==> flow/design.v <==
`timescale 1ns / 10ps
`timescale 1ns / 1ps
module ID_IMEM_stage(
    clk,
    rst,
    waddr,
    alures,
    waddr_out,
    alures_out,
    );
    input clk,rst;
    input [5-1:0] waddr;
    input [32-1:0] alures;
    output reg [5-1:0] waddr_out;
    output reg [32-1:0] alures_out;
    always @(posedge clk)
    begin
        if(rst)
            begin
                waddr_out<=0;
                alures_out<=0;
            end
     else
        begin
            waddr_out<=waddr;
            alures_out<=alures;
        end
     end
endmodule
`timescale 1ns / 10ps
module ID_EXE_stage (
clk,  rst, aluop_cntrl,rdata1,rdata2,signextender, waddr, aluop_cntrl_out, alusrc_cntrl, 
alusrc_cntrl_out,
rdata1_out , rdata2_out, signextender_out, waddr_out 
);
    input clk, rst;
    input [2:0] aluop_cntrl;
    input [0:0] alusrc_cntrl;
    input [32-1:0] rdata1;
    input [32-1:0] rdata2;
    input [32-1:0] signextender;
    input [5-1:0] waddr;
    output reg [2:0] aluop_cntrl_out;
    output reg [0:0] alusrc_cntrl_out;
    output reg [32-1:0] rdata1_out;
    output reg [32-1:0] rdata2_out;
    output reg [32-1:0] signextender_out; 
    output reg [5-1:0] waddr_out;
always @(posedge clk)
    begin
        if(rst)
            begin
                aluop_cntrl_out <=0;
                alusrc_cntrl_out <=0;
                rdata1_out <=0;
                rdata2_out <=0;
                signextender_out <=0;
                waddr_out <=0;
            end
     else
        begin
            aluop_cntrl_out <=aluop_cntrl;
            alusrc_cntrl_out <=alusrc_cntrl;
            rdata1_out <=rdata1;
            rdata2_out <=rdata2;
            signextender_out <=signextender;
            waddr_out <=waddr;
        end
     end
endmodule
`timescale 1ns / 10ps
`timescale 1ns / 1ps
module IF_ID_stage(
    clk,
    rst,
    instruction_in,
    instruction_out
    );
    input clk,rst;
    input [32-1:0] instruction_in;
    output reg [32-1:0] instruction_out;
    always @(posedge clk)
    begin
        if(rst)
            begin
                instruction_out<=0;
            end
     else
        begin
            instruction_out<=instruction_in;
        end
     end
endmodule
`timescale 1ns / 10ps
module PC1(
       clk,
		 rst,       
		 nextPC,		 
		 currPC);
		 input clk,rst;		 
		 input [5 - 1:0]nextPC;		  
		 output reg [5 - 1:0]currPC;
		always @(posedge clk or posedge rst)
	 begin
    	if (rst) begin
       	 	currPC <= 0;
    	end else begin
        	 currPC <= nextPC+1; 
    end
	end
endmodule	
`timescale 1ns / 10ps
module alu(
   a,    
   b,    
   op,    
   out    
   );
   input [32-1:0] a, b;
   input [2:0] op;
   output reg [32-1:0] out;
always @(a or b or op )
begin
   case(op)
       6'b000000: out = a+b;
       6'b000001: out = a - b;
       6'b000010: out = a & b;
       6'b000011:  out = a^b;
       6'b000100: out = a<=b;
       6'b000101: out = a*b;
       6'b000110: out = a+b;
default: out = 0;  
   endcase
end
endmodule
`timescale 1ns / 10ps
module control(
  input [5:0] inst_cntrl, 
  output reg wen_cntrl,
  output reg alusrc_cntrl,
  output reg regdst_cntrl,
  output reg [2:0] aluop_cntrl
  );
  always@(inst_cntrl)
  begin
    case(inst_cntrl)
			6'b000000: begin
					wen_cntrl=1;
					alusrc_cntrl=0;
					regdst_cntrl=1;
					aluop_cntrl=inst_cntrl[2:0];
			end
        6'b000001: begin
                wen_cntrl=1;
					 alusrc_cntrl=0;
					 regdst_cntrl=1;
                aluop_cntrl=inst_cntrl[2:0];
        end
        6'b000010: begin
                wen_cntrl=1;
					 alusrc_cntrl=0;
					 regdst_cntrl=1;
                aluop_cntrl=inst_cntrl[2:0];
        end
        6'b000011: begin
                wen_cntrl=1;
					 alusrc_cntrl=0;
					 regdst_cntrl=1;
                aluop_cntrl=inst_cntrl[2:0];
        end
        6'b000100: begin
                wen_cntrl=1;
					 alusrc_cntrl=0;
					 regdst_cntrl=1;
                aluop_cntrl=inst_cntrl[2:0];
        end
        6'b000101: begin
                wen_cntrl=1;
					 alusrc_cntrl=0;
					 regdst_cntrl=1;
                aluop_cntrl=inst_cntrl[2:0];
			end
		6'b000110: begin
                wen_cntrl=1;
					 alusrc_cntrl=1;
					 regdst_cntrl=0;
                aluop_cntrl=inst_cntrl[2:0];
        end
		default: begin
				wen_cntrl=1; 
				alusrc_cntrl=0;
				regdst_cntrl=1;
				aluop_cntrl=inst_cntrl[2:0];
		end	
    endcase
  end
endmodule
`timescale 1ns / 10ps
`timescale 1ns / 1ps
module datapath_mux (
	clk,
	rst,
	inst,
	aluout2
);
input		  clk;
input		  rst;
input  [32-1:0] inst;
output  [32-1:0] aluout2;
wire [2:0]	aluop;
wire alusrc;
wire [2:0]	aluop_output;
wire alusrc_output;
wire regDST;
wire wen;
wire [32-1:0] rdata1;
wire [32-1:0] rdata2;
wire [32-1:0] wdata_out_in;
wire [32-1:0] rdata1_output;
wire [32-1:0] rdata2_output;
wire [32-1:0] wdata_out;
wire [5-1:0] waddr_out;
wire [5-1:0] waddr2_out;
wire [15:0] signextend_input = inst[15:0];
wire [31:0] signextend_output;
wire [31:0] signextend2_output;
wire [32-1:0] aluout;
wire [32-1:0]rdata2_imm=alusrc_output ? signextend2_output : rdata2_output; 
wire [5-1:0]waddr_regDST=regDST ? inst[15:11] : inst[20:16]; 
control C0
(.inst_cntrl(inst[31:26]),.wen_cntrl(wen),.alusrc_cntrl(alusrc),.regdst_cntrl(regDST),.aluop_cntrl(aluop));
regfile RF0
(.clk(clk),.rst(rst),.wen(wen),.raddr1(inst[25:21]),.raddr2(inst[20:16]),.waddr(waddr2_out),.wdata(aluout2),.rdata1(rdata1),.rdata2(rdata2));
signextender S0(
     .input_16(signextend_input),
     .output_32(signextend_output)
);
ID_EXE_stage IE0 (
.clk(clk),  .rst(rst), .aluop_cntrl(aluop),.rdata1(rdata1),.rdata2(rdata2),.signextender(signextend_output), .waddr(waddr_regDST), .aluop_cntrl_out(aluop_output), .alusrc_cntrl(alusrc), 
.alusrc_cntrl_out(alusrc_output),
.rdata1_out(rdata1_output) , .rdata2_out(rdata2_output), .signextender_out(signextend2_output), .waddr_out(waddr_out) 
);
alu ALU0
(.a(rdata1_output),.b(rdata2_imm),.op(aluop_output),.out(aluout));
ID_IMEM_stage IM0(
    .clk(clk),
    .rst(rst),
    .waddr(waddr_out),
    .alures(aluout),
    .waddr_out(waddr2_out),
    .alures_out(aluout2)
    );
endmodule  
`timescale 1ns / 10ps
module memory( clk, rst, wen, addr, data_in, fileid, data_out); 
  input clk;
  input rst;
  input wen;					 
  input [5-1:0] addr;       
  input [32-1:0] data_in;    
  input  fileid;				 
  output [32-1:0] data_out;  
  reg [32-1:0] memory [0:32*32-1];  
  reg [8*1000:0] line; 		    
integer fin, i, c, r;
reg [32-1:0] t_addr;
reg [32-1:0] t_data;
reg [32-1:0] addr_r;
assign data_out = memory[addr];		    
  always @(posedge clk)
    begin
        memory[0] = 32'h00000000;
        memory[1] = 32'h05031000;
        memory[2] = 32'h00000000;
        memory[3] = 32'h00430800;
        memory[4] = 32'h00000000;
        memory[5] = 32'h0901F000;
        memory[6] = 32'h1502F800;
        memory[7] = 32'h00000000;
        memory[8] = 32'h03fa5000;
        memory[9] = 32'h18E40001;
        memory[10] = 32'h00000000;
        memory[11] = 32'h00000000;
    end
endmodule
`timescale 1ns / 1ps
`timescale 1ns / 10ps
module pipelined_4stage(clk, rst, aluout);
input clk;				
input rst;
output [32-1:0] aluout;	
wire [5-1:0] PCount;
wire [32-1:0] Mem_data_output;
wire [32-1:0] IFID_output;
PC1 PC0(
       .clk(clk),
		 .rst(rst),       
		 .nextPC(PCount),		 
		 .currPC(PCount)
		 );
memory M0 ( .clk(clk), .rst(rst), .addr(PCount),.fileid(0), .data_out(Mem_data_output)
           );
IF_ID_stage ID0(
    .clk(clk),
    .rst(rst),
    .instruction_in(Mem_data_output),
    .instruction_out(IFID_output)
    );
datapath_mux D0(
	.clk(clk),
	.rst(rst),
	.inst(IFID_output),
	.aluout2(aluout)
);
endmodule
`timescale 1ns / 10ps
`timescale 1ns / 1ps
module regfile (
	clk,
	rst,
	wen,
	raddr1, 
	raddr2, 
	waddr, 
	wdata, 
	rdata1,
	rdata2
	);
	input clk;
	input rst;
	input wen;
	input [5-1:0] raddr1; 
	input [5-1:0] raddr2; 
	input [5-1:0] waddr; 
	input [32-1:0] wdata; 
	output [32-1:0] rdata1;
	output [32-1:0] rdata2;
	reg [32-1:0] regdata [0:32-1];
integer i;
	always@(posedge clk)
		begin
			if(rst)
				begin
					for (i=0; i<32; i=i+1)
					regdata[i] <=0;
					regdata[8] <=5; 
					regdata[3] <=2;
				end
			else
				regdata[waddr] <= (wen == 1) ? wdata : regdata[waddr]; 
		end
	assign rdata1 = ((wen) && (waddr == raddr1)) ? wdata : regdata[raddr1]; 
	assign rdata2 = ((wen) && (waddr == raddr2)) ? wdata : regdata[raddr2];
endmodule 
`timescale 1ns / 1ps
module signextender(
    input [15:0] input_16,
    output reg [31:0] output_32
);
always @(*) begin
    if (input_16[15] == 1'b1)  
        output_32 = {16'b11111111_11111111, input_16};  
    else  
        output_32 = {16'b00000000_00000000, input_16};  
end
endmodule
### Tool chain data of pipelined_4stage

The steps from the RTL of pipelined_4stage to its reports follow in flow order.
Lines are those of the file above, counted from 1.
Operators carry their Yosys type and port widths (W data, S select, Z words).
Library cell names are shortened.
A cell with - has no value.

| set-up | value |
|---|---|
| top | pipelined_4stage |
| clock input | clk |
| cell library | sky130hd |
| corner | tt_025C_1v80 |

### Word level

Source: Yosys, flattened and elaborated. Widths are those after wreduce; folded enables and synchronous resets count as part of the registers. Registers that Yosys merges into a memory's read port (data or address) are not register bits. Print and check cells do not count. Equal cells are merged and count once.
Yosys's memory passes give these memory sizes; they may raise the number of words (mostly to a power of two), join words into wider ones and drop unused or constant bits.

| operators by class | value |
|---|---|
| add/sub/neg operators | 3 |
| $mul | 1 |
| order comparisons | 1 |
| equality and inequality tests | 38 |
| muxes and demuxes | 13 |
| bitwise gates (word level) | 2 |
| reduce/logical cells | 5 |

Operators by type and width:

| kind | count |
|---|---|
| $mul A32 B32 Y32 | 1 |
| $pmux W32 S27 | 1 |
| $pmux W32 S6 | 1 |
| $mux W32 | 4 |
| $eq A5 B5 Y1 const B | 16 |
| $eq A5 B4 Y1 const B | 8 |
| $add A32 B32 Y32 | 1 |
| $sub A32 B32 Y32 | 1 |
| $le A32 B32 Y1 | 1 |
| $and A32 B32 Y32 | 1 |
| $xor A32 B32 Y32 | 1 |
| $reduce_or A32 Y1 | 1 |
| $eq A5 B3 Y1 const B | 4 |
| $mux W5 | 3 |
| $logic_not A10 Y1 | 1 |
| $eq A5 B2 Y1 const B | 2 |
| $eq A3 B3 Y1 const B | 3 |
| $eq A3 B2 Y1 const B | 2 |
| $eq A6 B3 Y1 const B | 1 |
| $reduce_or A6 Y1 | 1 |
| $add A5 B1 Y5 const B | 1 |
| $eq A5 B1 Y1 const B | 1 |
| $mux W1 | 4 |
| $eq A3 B1 Y1 const B | 1 |
| $logic_not A3 Y1 | 1 |
| $reduce_or A2 Y1 | 1 |

| storage and ports | value |
|---|---|
| bits in registers | 115 |
| RAM bits | 1024 |
| memories kept | 1 |
| input bits | 2 |
| output and inout bits | 32 |
| word-level cells | 72 |

Memory list:

| memory | words | width | RTL line | text |
|---|---|---|---|---|
| D0.RF0.regdata | 32 | 32 | 338 | `reg [32-1:0] regdata [0:32-1];` |

### Longest topological paths

Depth = most cells in a row (Yosys ltp): at word level without a register or memory, in the mapped netlist without a sequential cell, where the memories' decode and read muxes count.

| logic depth | value |
|---|---|
| word-level depth | 3 |
| ABC_AREA | 0 |
| gate-level depth with buffers | 31 |
| depth with buffers taken out | 29 |

### Synthesis result

Source: synth_stat.txt of the flow (Yosys; design flattened, memories mapped). It holds for the ABC_AREA given above (unset counts as 0); a run with the other value may have another netlist.
The area totals of this step are shown rounded.

| synthesis totals | value |
|---|---|
| cells in the netlist | 5004 |
| synthesis area | 0.059 mm^2 |
| mapped flip-flops | 901 |

Cell types:

| type | count | area in all (um^2) |
|---|---|---|
| edfxtp_1 | 768 | 2.31E+04 |
| fa_1 | 410 | 8.21E+03 |
| mux4_2 | 320 | 7.21E+03 |
| nor2_1 | 967 | 3.63E+03 |
| dfxtp_1 | 128 | 2.56E+03 |
| ha_1 | 191 | 2.39E+03 |
| inv_1 | 450 | 1689.12 |
| and2_1 | 258 | 1.61E+03 |
| nand2_1 | 360 | 1.35E+03 |
| clkbuf_1 | 250 | 938.4 |
| mux2i_1 | 86 | 860.826 |
| xnor2_1 | 91 | 797.014 |
| a21oi_1 | 105 | 525.504 |
| buf_1 | 128 | 480.461 |
| a21o_1 | 46 | 345.331 |
| nor2b_1 | 42 | 262.752 |
| xor2_1 | 29 | 253.994 |
| o21ai_0 | 49 | 245.235 |

Not listed: further types 66, cells in them 326.
By module: a second synthesis without flattening, with its own total; a netlist apart from the flattened one above.

| second synthesis, totals | value |
|---|---|
| cells (unflattened synthesis) | 7430 |
| area total of the unflattened synthesis | 0.0815 mm^2 |

Rows give one instance, submodules left out.

Modules:

| module | times used | cells | area (mm^2) |
|---|---|---|---|
| regfile | 1 | 4529 | 0.0553 |
| alu | 1 | 2374 | 0.0199 |
| ID_EXE_stage | 1 | 221 | 0.00284 |
| ID_IMEM_stage | 1 | 77 | 0.00102 |
| IF_ID_stage | 1 | 67 | 0.000863 |
| datapath_mux | 1 | 41 | 0.000601 |
| memory | 1 | 67 | 0.000448 |
| signextender | 1 | 32 | 0.00024 |
| PC1 | 1 | 13 | 0.000181 |
| control | 1 | 8 | 0.0000651 |
| pipelined_4stage | 1 | 1 | 0.0000038 |

### Path before layout

Source: OpenSTA report_checks on the synthesized netlist (no wires, ideal clock, input and output delay 20% of the period each), path of least setup slack; recovery checks are left aside. Register names are those of the netlist, which keeps one name where synthesis merged equal registers.

| timing path after synthesis | value |
|---|---|
| kind | flip-flop to flip-flop |
| start point | reg D0.IE0.alusrc_cntrl_out |
| end point | reg D0.IM0.alures_out[29] |
| period | 11100 ps |
| library setup time | 132 ps |
| time at the first pin | 0 ps |
| data arrival time | 7427 ps |
| data required time | 10968 ps |
| slack | 3542 ps |
| path delay | 7559 ps |
| stages on the path | 30 |
| buffers on the path | 4 |
| period reached after synthesis | 7558 ps |

"path delay" = arrival - input delay + setup time.
"stages on the path" counts driving pins, that of a launching flip-flop among them; a cell with two outputs on the path counts twice.
"period reached after synthesis" is the clock period less the worst setup slack; recovery checks do not enter. This is arithmetic on one report: input and output delays are still those of the set period (20% each).
Between the ends stands the longest chain of elaborated cells between them, by number of cells; it is not shown to be the way that was timed. Of several equally long chains one is given.
Each line given opens the expression or statement behind the cell; cells for indexed reads and writes are added by Yosys, which also makes memories of some case tables.

| on the way, after synthesis | value |
|---|---|
| path through | dfxtp_1 buf_4 clkbuf_1 nor2b_1 clkbuf_1 clkbuf_1 and2_1 fa_1 inv_1 fa_1 fa_1 fa_1 inv_1 fa_1 inv_1 fa_1 inv_1 fa_1 fa_1 ha_1 a21o_1 a21o_1 a21oi_1 nor2_1 a211oi_1 nand2b_1 or3_1 a211o_1 a31oi_1 o21ai_0 |
| cells in the longest elaborated chain | 3 |

Ends and longest elaborated chain, after synthesis:

| what | RTL line | text |
|---|---|---|
| start: declaration | 44 | `output reg [0:0] alusrc_cntrl_out;` |
| start: assignment | 54 | `alusrc_cntrl_out <=0;` |
| start: assignment | 63 | `alusrc_cntrl_out <=alusrc_cntrl;` |
| $mux W32 | 228 | `wire [32-1:0]rdata2_imm=alusrc_output ? signextend2_output : rdata2_output;` |
| $mul A32 B32 Y32 | 130 | `6'b000101: out = a*b;` |
| $pmux W32 S6 | 124 | `case(op)` |
| end: assignment | 21 | `alures_out<=0;` |
| end: assignment | 26 | `alures_out<=alures;` |
| end: declaration | 15 | `output reg [32-1:0] alures_out;` |

### Worst path after layout

From the final timing report of job 1: the path of least setup slack in the routed layout; clock arrival at registers is part of the times.
The report prints the path's times to 10 ps; the period is as set.

| timing path after layout | value |
|---|---|
| kind | flip-flop to flip-flop |
| start point | reg D0.IE0.alusrc_cntrl_out |
| end point | reg D0.IM0.alures_out[31] |
| period | 9990 ps |
| library setup time | 80 ps |
| time at the first pin | 650 ps |
| data arrival time | 10610 ps |
| data required time | 10570 ps |
| slack | -40 ps |
| stages on the path | 25 |
| buffers on the path | 2 |

Between the ends stands the longest chain of elaborated cells between them, by number of cells; it is not shown to be the way that was timed. Of several equally long chains one is given.

| on the way, after layout | value |
|---|---|
| path through | dfxtp_1 buf_4 mux2i_1 inv_1 clkbuf_1 ha_1 fa_1 inv_1 fa_1 fa_1 fa_1 inv_1 fa_1 fa_1 fa_1 fa_1 ha_1 and4_1 a22o_1 a211oi_1 a31o_2 a21oi_1 xnor2_1 a211oi_1 a31oi_1 |
| cells in the longest elaborated chain | 3 |

Ends and longest elaborated chain, after layout:

| what | RTL line | text |
|---|---|---|
| start: declaration | 44 | `output reg [0:0] alusrc_cntrl_out;` |
| start: assignment | 54 | `alusrc_cntrl_out <=0;` |
| start: assignment | 63 | `alusrc_cntrl_out <=alusrc_cntrl;` |
| $mux W32 | 228 | `wire [32-1:0]rdata2_imm=alusrc_output ? signextend2_output : rdata2_output;` |
| $mul A32 B32 Y32 | 130 | `6'b000101: out = a*b;` |
| $pmux W32 S6 | 124 | `case(op)` |
| end: assignment | 21 | `alures_out<=0;` |
| end: assignment | 26 | `alures_out<=alures;` |
| end: declaration | 15 | `output reg [32-1:0] alures_out;` |

==> runs of pipelined_4stage <==
Record of 2 stored runs of the RTL-to-layout flow on pipelined_4stage, platform sky130hd. The runs are unordered. Constraints: input delay and output delay 20% of the set period each, output load 0.01 pF.
By "achieved clock period" is meant the clock period of the run minus its worst setup slack. This is arithmetic on one report: input and output delays are still those of the set period (20% each).
"critical path time" = time allowed to the worst setup path (clock period - input delay - output delay, where it has them) - its slack; a late launch clock adds to it, a late capture clock takes from it.
"total power after layout": no workload was simulated; the value follows from the tool's default switching activity.
"critical path time" is given in steps of 10 ps.
Values from the reports are rounded here.
A setting shown as n/a is not set for that run.

| run name | period_ns | CORE_UTILIZATION | SETUP_SLACK_MARGIN | CORE_ASPECT_RATIO | CELL_PAD_IN_SITES_GLOBAL_PLACEMENT | GPL_TIMING_DRIVEN | GPL_ROUTABILITY_DRIVEN | CAP_MARGIN | CORE_MARGIN | SLEW_MARGIN | PLACE_DENSITY_LB_ADDON | TNS_END_PERCENT | CTS_CLUSTER_SIZE | MIN_ROUTING_LAYER | critical path time (ps) | worst path kind | standard-cell area after layout (mm^2) | achieved clock period (ps) | final utilization | die outline area (mm^2) | chip area in the Yosys report (mm^2) | total power after layout (mW) | post-route setup TNS (ps) | post-route worst hold slack (ps) | worst slack on setup checks (ps) |
|---|---|---|---|---|---|---|---|---|---|---|---|---|---|---|---|---|---|---|---|---|---|---|---|---|---|
| job 1 | 9.99 | 64 | 0.06 | 0.6 | 0 | 0 | 0 | 30 | 2 | 20 | n/a | n/a | n/a | n/a | 10030 | flip-flop to flip-flop | 0.0646 | 10030 | 0.706 | 0.0947 | 0.059 | 9.60 | -40 | 417 | -40 |
| job 2 | 6.74 | 35 | -0.39 | 0.86 | n/a | 0 | n/a | 40 | 5 | 20 | 0.1 | 90 | 86 | met1 | 7910 | flip-flop to flip-flop | 0.0696 | 7913 | 0.416 | 0.177 | 0.059 | 15.5 | -13600 | 460 | -1170 |
